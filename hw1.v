==> flow/design.v <==
module functional_unit(
    input[9:0] y_input,
    input clk,
    input start,
    input rst_n,
    output reg [1:0] state,
    output reg [7:0] x_guess,
    output reg done
    );
    reg [1:0] next_state;  
    reg [7:0] lower, upper, mid;
    reg [7:0] next_lower, next_upper;
    reg [7:0] x_guess_next;
    reg [9:0] diff, update_diff, last_comp;
    reg [9:0] func;
    parameter [1:0] IDLE=0;
    parameter [1:0] CALC=1;
    parameter [1:0] FINISH=2;
    always@(posedge clk) begin
        if (~rst_n) begin
            lower<=8'd0;
            upper<=8'd255;
            state<=IDLE;
            x_guess<=8'd0;
        end else begin
            upper<=next_upper;
            lower<=next_lower;
            state<=next_state;
            x_guess<=x_guess_next;
        end
    end
    always @(*) begin
        done=1'b0;
        next_state=state;
        next_upper=upper;
        next_lower=lower;
        x_guess_next=x_guess;
        case (state) 
            IDLE: begin
                if (start) begin
                    next_state=CALC;
                end
            end
            CALC: begin
                if (lower<upper) begin
                    next_state=CALC;
                    mid=(lower+upper)/2;
                    func=(24*mid+3000)/10;
                    update_diff=(func-y_input)>=0?(func-y_input):(y_input-func);
                    diff=((24*x_guess+3000)/10-y_input)>=0?((24*x_guess+3000)/10-y_input):(y_input-(24*x_guess+3000)/10);
                    if (update_diff<diff) begin
                        x_guess_next=mid;
                    end else begin 
                        x_guess_next=x_guess;
                    end
                    if (func<y_input) begin
                        next_lower=mid+1;
                    end else begin
                        next_upper=mid-1;
                    end
                end
                else if (lower==upper) begin
                    next_state=FINISH;
                    x_guess_next=lower;
                end
                else begin
                    next_state=FINISH;
                    func=(24*x_guess+3000)/10;
                    if (func>y_input) begin
                        last_comp=(24*(x_guess-1)+3000)/10;
                        update_diff=y_input-last_comp;
                        diff=func-y_input;
                        if (update_diff<diff) begin
                            x_guess_next=x_guess-1;
                        end else begin
                            x_guess_next=x_guess;
                        end
                    end
                    else if (func<y_input) begin
                        last_comp=(24*(x_guess+1)+3000)/10;
                        update_diff=last_comp-y_input;
                        diff=y_input-func;
                        if (update_diff<diff) begin
                            x_guess_next=x_guess+1;
                        end else begin
                            x_guess_next=x_guess;
                        end
                    end
                    else begin
                        x_guess_next=x_guess;
                    end
                end
            end
            FINISH: begin
                done=1'b1;
                next_state=IDLE;
                x_guess_next=8'd0;
                next_lower=8'd0;
                next_upper=8'd255;
            end
        endcase
    end
endmodule
======== Reports on functional_unit ========
The steps from the RTL of functional_unit to its reports follow in flow order.
Line numbers count from 1 in the design file above.
The mark - stands for no value.
design
  top ..................................... functional_unit
  clock input ............................. clk
  library ................................. sky130hd
  timing corner ........................... tt_025C_1v80

======== Word-level counts ========
Counts by Yosys on the flattened word-level netlist (proc, flatten, opt, wreduce; memories kept). Register bits leave out memories and registers merged into their read ports (data or address). Print and check cells are left out.
operators by class
  add/subtract/negate cells ............... 18
  multiply operators ...................... 4
  div/mod/pow operators ................... 4
  $lt $le $gt $ge ......................... 9
  equal/unequal tests ..................... 11
  multiplexer cells ....................... 20
  reductions and logical operators ........ 7
operators with widths
  kind                                                                 count
  divider 32 x 4 -> 32 bit (second input constant)                     4
  multiplier 2 x 32 -> 29 bit (first input constant)                   2
  2-to-1 mux 8 bit                                                     11
  subtractor 10 bit                                                    7
  greater-or-equal comparator 32 x 1 -> 1 bit (second input constant)  2
  adder 32 x 12 -> 32 bit (second input constant)                      2
  less-than comparator 10 bit                                          5
  case mux 8 bit (select 2 bit)                                        3
  multiplier 2 x 8 -> 10 bit (first input constant)                    2
  subtractor 32 x 10 -> 32 bit                                         1
  adder 13 x 12 -> 14 bit (second input constant)                      2
  2-to-1 mux 10 bit                                                    2
  != test 5 bit (second input constant)                                3
  subtractor 10 x 10 -> 11 bit                                         1
  > comparator 10 bit                                                  1
  adder 8 x 1 -> 9 bit (second input constant)                         1
  subtractor 8 x 1 -> 9 bit (second input constant)                    1
  adder 8 x 8 -> 9 bit                                                 1
  != test 2 bit (second input constant)                                4
  adder 8 x 1 -> 8 bit (second input constant)                         1
  subtractor 8 x 1 -> 8 bit (second input constant)                    1
  less-than comparator 8 bit                                           1
  equality test 8 bit                                                  1
  AND reduction 3 bit                                                  2
  case mux 2 bit (select 3 bit)                                        1
  AND reduction 5 bit                                                  1
  2-to-1 mux 2 bit                                                     2
  != test 3 bit (second input constant)                                1
Other operator kinds: 7; their cells: 7.
word-level totals
  register bits after elaboration ......... 26
  output and inout port bits .............. 11

======== Logic depth ========
Longest topological path by Yosys (ltp), each cell counted once; first at word level (registers and memories cut), then after technology mapping (sequential cells cut; the memories' decode and read muxes count).
depth
  depth after elaboration ................. 12
  ABC_AREA ................................ 0
  depth in mapped cells ................... 74
  gate-level depth less buffers ........... 71

======== Netlist ========
Yosys stat after the flow's synthesis: flattened, memories mapped to cells. It holds for the ABC_AREA given above (unset counts as 0); a run with the other value may have another netlist.
Totals and module areas in this step are rounded.
synthesis totals
  cells in the netlist .................... 2405
  mapped area ............................. 17000 sq um
  sequential part of the area ............. 520 sq um
  flip-flops .............................. 26
  buffers ................................. 106
cells by type
  type                       count
  sky130_fd_sc_hd__ha_1      162
  sky130_fd_sc_hd__xnor2_1   135
  sky130_fd_sc_hd__a21oi_1   168
  sky130_fd_sc_hd__nand2_1   214
  sky130_fd_sc_hd__nor2_1    202
  sky130_fd_sc_hd__o21ai_0   139
  sky130_fd_sc_hd__xor2_1    63
  sky130_fd_sc_hd__dfxtp_1   26
  sky130_fd_sc_hd__a21o_1    68
  sky130_fd_sc_hd__nand3_1   85
  sky130_fd_sc_hd__nor3_1    84
  sky130_fd_sc_hd__inv_1     96
  sky130_fd_sc_hd__o211ai_1  41
  sky130_fd_sc_hd__clkbuf_1  74
  sky130_fd_sc_hd__a31oi_1   44
  sky130_fd_sc_hd__mux2i_1   27
  sky130_fd_sc_hd__nor2b_1   39
  sky130_fd_sc_hd__a211oi_1  31
Not listed: further types 107, cells in them 707.

======== Path before layout ========
OpenSTA on the mapped netlist: ideal clock, no wires. The path of least setup slack (recovery checks aside). Input and output delay are each 20% of the period. Register names are those of the netlist, which keeps one name where synthesis merged equal registers.
timing post-synthesis
  path kind ............................... reg2reg
  from .................................... register x_guess[0]
  to ...................................... register x_guess[6]
  clock period ............................ 18.6 ns
  setup time .............................. 0.076 ns
  launch time at the first pin ............ 0.000 ns
  arrival time ............................ 13.792 ns
  data required time ...................... 18.524 ns
  slack ................................... 4.732 ns
  delay of the path ....................... 13.868 ns
  driving pins on the path ................ 66
  buffers on the path ..................... 4
  synthesis period reached ................ 13.868 ns
"delay of the path" is the arrival time less input delay plus setup time.
"driving pins on the path" counts driving pins, that of a launching flip-flop among them; a cell with two outputs on the path counts twice.
"synthesis period reached" = period - worst setup slack (recovery checks aside). The figure is calculated, with input and output delays left at 20% of the set period.
The rows between start and end are the longest chain of elaborated cells between them; the timing report does not say that the signal goes this way. Where chains are equally long, one stands for them.
A line is the first line of the expression or statement that the cell stems from. Yosys adds cells for indexed reads and writes and turns some case tables into memories.
on the way, post-synthesis
  cell sequence ........................... sky130_fd_sc_hd__dfxtp_1 sky130_fd_sc_hd__clkbuf_1 sky130_fd_sc_hd__buf_1 sky130_fd_sc_hd__clkbuf_1 sky130_fd_sc_hd__inv_1 sky130_fd_sc_hd__ha_1 sky130_fd_sc_hd__ha_1 sky130_fd_sc_hd__a21o_1 sky130_fd_sc_hd__a21o_1 sky130_fd_sc_hd__a21o_1 sky130_fd_sc_hd__a21o_1 sky130_fd_sc_hd__a21oi_1 sky130_fd_sc_hd__o21bai_1 sky130_fd_sc_hd__a21oi_1 sky130_fd_sc_hd__xnor2_1 sky130_fd_sc_hd__o21ai_1 sky130_fd_sc_hd__a21o_1 sky130_fd_sc_hd__ha_1 [... 30 more ...] sky130_fd_sc_hd__nand2b_1 sky130_fd_sc_hd__a21o_1 sky130_fd_sc_hd__a21o_1 sky130_fd_sc_hd__a21oi_1 sky130_fd_sc_hd__nor2_1 sky130_fd_sc_hd__o21ai_0 sky130_fd_sc_hd__nand2b_1 sky130_fd_sc_hd__a21oi_1 sky130_fd_sc_hd__xnor2_1 sky130_fd_sc_hd__xnor2_1 sky130_fd_sc_hd__ha_1 sky130_fd_sc_hd__o21ai_0 sky130_fd_sc_hd__a211oi_1 sky130_fd_sc_hd__nand2_1 sky130_fd_sc_hd__o211ai_1 sky130_fd_sc_hd__clkbuf_1 sky130_fd_sc_hd__or3_1 sky130_fd_sc_hd__a21boi_0
  length of the longest elaborated chain .. 12
  elaborated cells on any way between the ends .. 37
  classes of those cells .................. 11 x add/sub; 3 x mul; 3 x div; 6 x compare; 4 x eq/ne; 9 x mux; 1 x reduce/logical
ends and longest elaborated chain, post-synthesis
  element                        RTL line  text
  start, declared                7         output reg [7:0] x_guess,
  start, assigned                24        x_guess<=8'd0;
  start, assigned                29        x_guess<=x_guess_next;
  adder 8 x 1 -> 9 bit           80        last_comp=(24*(x_guess+1)+3000)/10;
  multiplier 2 x 32 -> 29 bit    80
  adder 32 x 12 -> 32 bit        80
  divider 32 x 4 -> 32 bit       80
  subtractor 10 bit              81        update_diff=last_comp-y_input;
  less-than comparator 10 bit    83        if (update_diff<diff) begin
  2-to-1 mux 8 bit               83
  2-to-1 mux 8 bit               79        else if (func<y_input) begin
  2-to-1 mux 8 bit               69        if (func>y_input) begin
  2-to-1 mux 8 bit               62        else if (lower==upper) begin
  2-to-1 mux 8 bit               45        if (lower<upper) begin
  case mux 8 bit (select 2 bit)  38        case (state)
  end, assigned                  24
  end, assigned                  29
  end, declared                  7

======== Timing after layout ========
Path of least setup slack in the final report of run 1 (OpenROAD, finished layout, wires in). Where an end is a register, its clock arrival counts in the times.
timing after layout
  path kind ............................... reg2reg
  from .................................... register x_guess[5]
  to ...................................... register x_guess[0]
  clock period ............................ 15.5 ns
  setup time .............................. 0.07 ns
  launch time at the first pin ............ 0.28 ns
  arrival time ............................ 13.01 ns
  data required time ...................... 15.70 ns
  slack ................................... 2.69 ns
  driving pins on the path ................ 60
  buffers on the path ..................... 12
The rows between start and end are the longest chain of elaborated cells between them; the timing report does not say that the signal goes this way. Where chains are equally long, one stands for them.
on the way, after layout
  cell sequence ........................... sky130_fd_sc_hd__dfxtp_1 sky130_fd_sc_hd__buf_4 sky130_fd_sc_hd__ha_4 sky130_fd_sc_hd__buf_4 sky130_fd_sc_hd__or4b_1 sky130_fd_sc_hd__a211o_1 sky130_fd_sc_hd__o211a_4 sky130_fd_sc_hd__nand3_1 sky130_fd_sc_hd__a21oi_1 sky130_fd_sc_hd__a31oi_1 sky130_fd_sc_hd__ha_2 sky130_fd_sc_hd__nor3_4 sky130_fd_sc_hd__buf_4 sky130_fd_sc_hd__o32a_4 sky130_fd_sc_hd__nand4_4 sky130_fd_sc_hd__a211o_4 sky130_fd_sc_hd__and2_4 sky130_fd_sc_hd__o41a_4 [... 24 more ...] sky130_fd_sc_hd__a21o_1 sky130_fd_sc_hd__ha_4 sky130_fd_sc_hd__fa_2 sky130_fd_sc_hd__nor2b_1 sky130_fd_sc_hd__o21ai_1 sky130_fd_sc_hd__nand2b_1 sky130_fd_sc_hd__buf_4 sky130_fd_sc_hd__a311oi_2 sky130_fd_sc_hd__xor2_1 sky130_fd_sc_hd__ha_1 sky130_fd_sc_hd__nor2b_1 sky130_fd_sc_hd__o21ai_1 sky130_fd_sc_hd__nand3b_1 sky130_fd_sc_hd__nand2_1 sky130_fd_sc_hd__o211ai_1 sky130_fd_sc_hd__buf_4 sky130_fd_sc_hd__or3_1 sky130_fd_sc_hd__a21boi_1
  length of the longest elaborated chain .. 12
  elaborated cells on any way between the ends .. 37
  classes of those cells .................. 11 x add/sub; 3 x mul; 3 x div; 6 x compare; 4 x eq/ne; 9 x mux; 1 x reduce/logical
ends and longest elaborated chain, after layout
  element                        RTL line  text
  start, declared                7         output reg [7:0] x_guess,
  start, assigned                24        x_guess<=8'd0;
  start, assigned                29        x_guess<=x_guess_next;
  adder 8 x 1 -> 9 bit           80        last_comp=(24*(x_guess+1)+3000)/10;
  multiplier 2 x 32 -> 29 bit    80
  adder 32 x 12 -> 32 bit        80
  divider 32 x 4 -> 32 bit       80
  subtractor 10 bit              81        update_diff=last_comp-y_input;
  less-than comparator 10 bit    83        if (update_diff<diff) begin
  2-to-1 mux 8 bit               83
  2-to-1 mux 8 bit               79        else if (func<y_input) begin
  2-to-1 mux 8 bit               69        if (func>y_input) begin
  2-to-1 mux 8 bit               62        else if (lower==upper) begin
  2-to-1 mux 8 bit               45        if (lower<upper) begin
  case mux 8 bit (select 2 bit)  38        case (state)
  end, assigned                  24
  end, assigned                  29
  end, declared                  7

## Implementation results

Record of 2 stored runs of the RTL-to-layout flow on functional_unit, platform sky130hd. The runs are unordered. Constraints: input delay and output delay 20% of the set period each, output load 0.01 pF.
"achieved period" means the clock period less the worst setup slack. The figure is calculated, with input and output delays left at 20% of the set period.
"worst path time" means the part of the period allowed to the worst setup path (the constraints hold back 20% at inputs and 20% at outputs) less its slack; where the path has registers, the arrival times of their clocks count too.
The results are shown rounded.

---- run 1 ----
settings
  period_ns = 15.5
  CORE_UTILIZATION = 19
  SETUP_SLACK_MARGIN = 3.29
  CORE_ASPECT_RATIO = 1.38
  CORE_MARGIN = 9
  CELL_PAD_IN_SITES_GLOBAL_PLACEMENT = 3
  CELL_PAD_IN_SITES_DETAIL_PLACEMENT = 1
  GPL_ROUTABILITY_DRIVEN = 0
  CAP_MARGIN = 35
  SLEW_MARGIN = 20
results
  standard-cell area after layout ......... 25000 sq um
  final utilization ....................... 0.29
  worst hold slack after layout ........... 0.52 ns
  die size ................................ 99000 sq um
  netlist area reported by Yosys .......... 17000 sq um
  worst path time ......................... 12.81 ns
  worst setup path type ................... reg2reg
  worst setup slack after layout .......... 2.7 ns
  achieved period ......................... 12.807 ns
  total negative setup slack .............. 0.000 ns

---- run 2 ----
settings
  period_ns = 14.9
  CORE_UTILIZATION = 21
  SETUP_SLACK_MARGIN = 2.45
  PLACE_DENSITY = 0.83
  CELL_PAD_IN_SITES_GLOBAL_PLACEMENT = 2
  TNS_END_PERCENT = 15
  CTS_CLUSTER_DIAMETER = 374
  MAX_ROUTING_LAYER = met4
  CAP_MARGIN = 20
  CORE_MARGIN = 2
  SLEW_MARGIN = 20
results
  standard-cell area after layout ......... 24000 sq um
  final utilization ....................... 0.31
  worst hold slack after layout ........... 0.52 ns
  die size ................................ 81000 sq um
  netlist area reported by Yosys .......... 17000 sq um
  worst path time ......................... 12.58 ns
  worst setup path type ................... reg2reg
  worst setup slack after layout .......... 2.3 ns
  achieved period ......................... 12.583 ns
  total negative setup slack .............. 0.000 ns
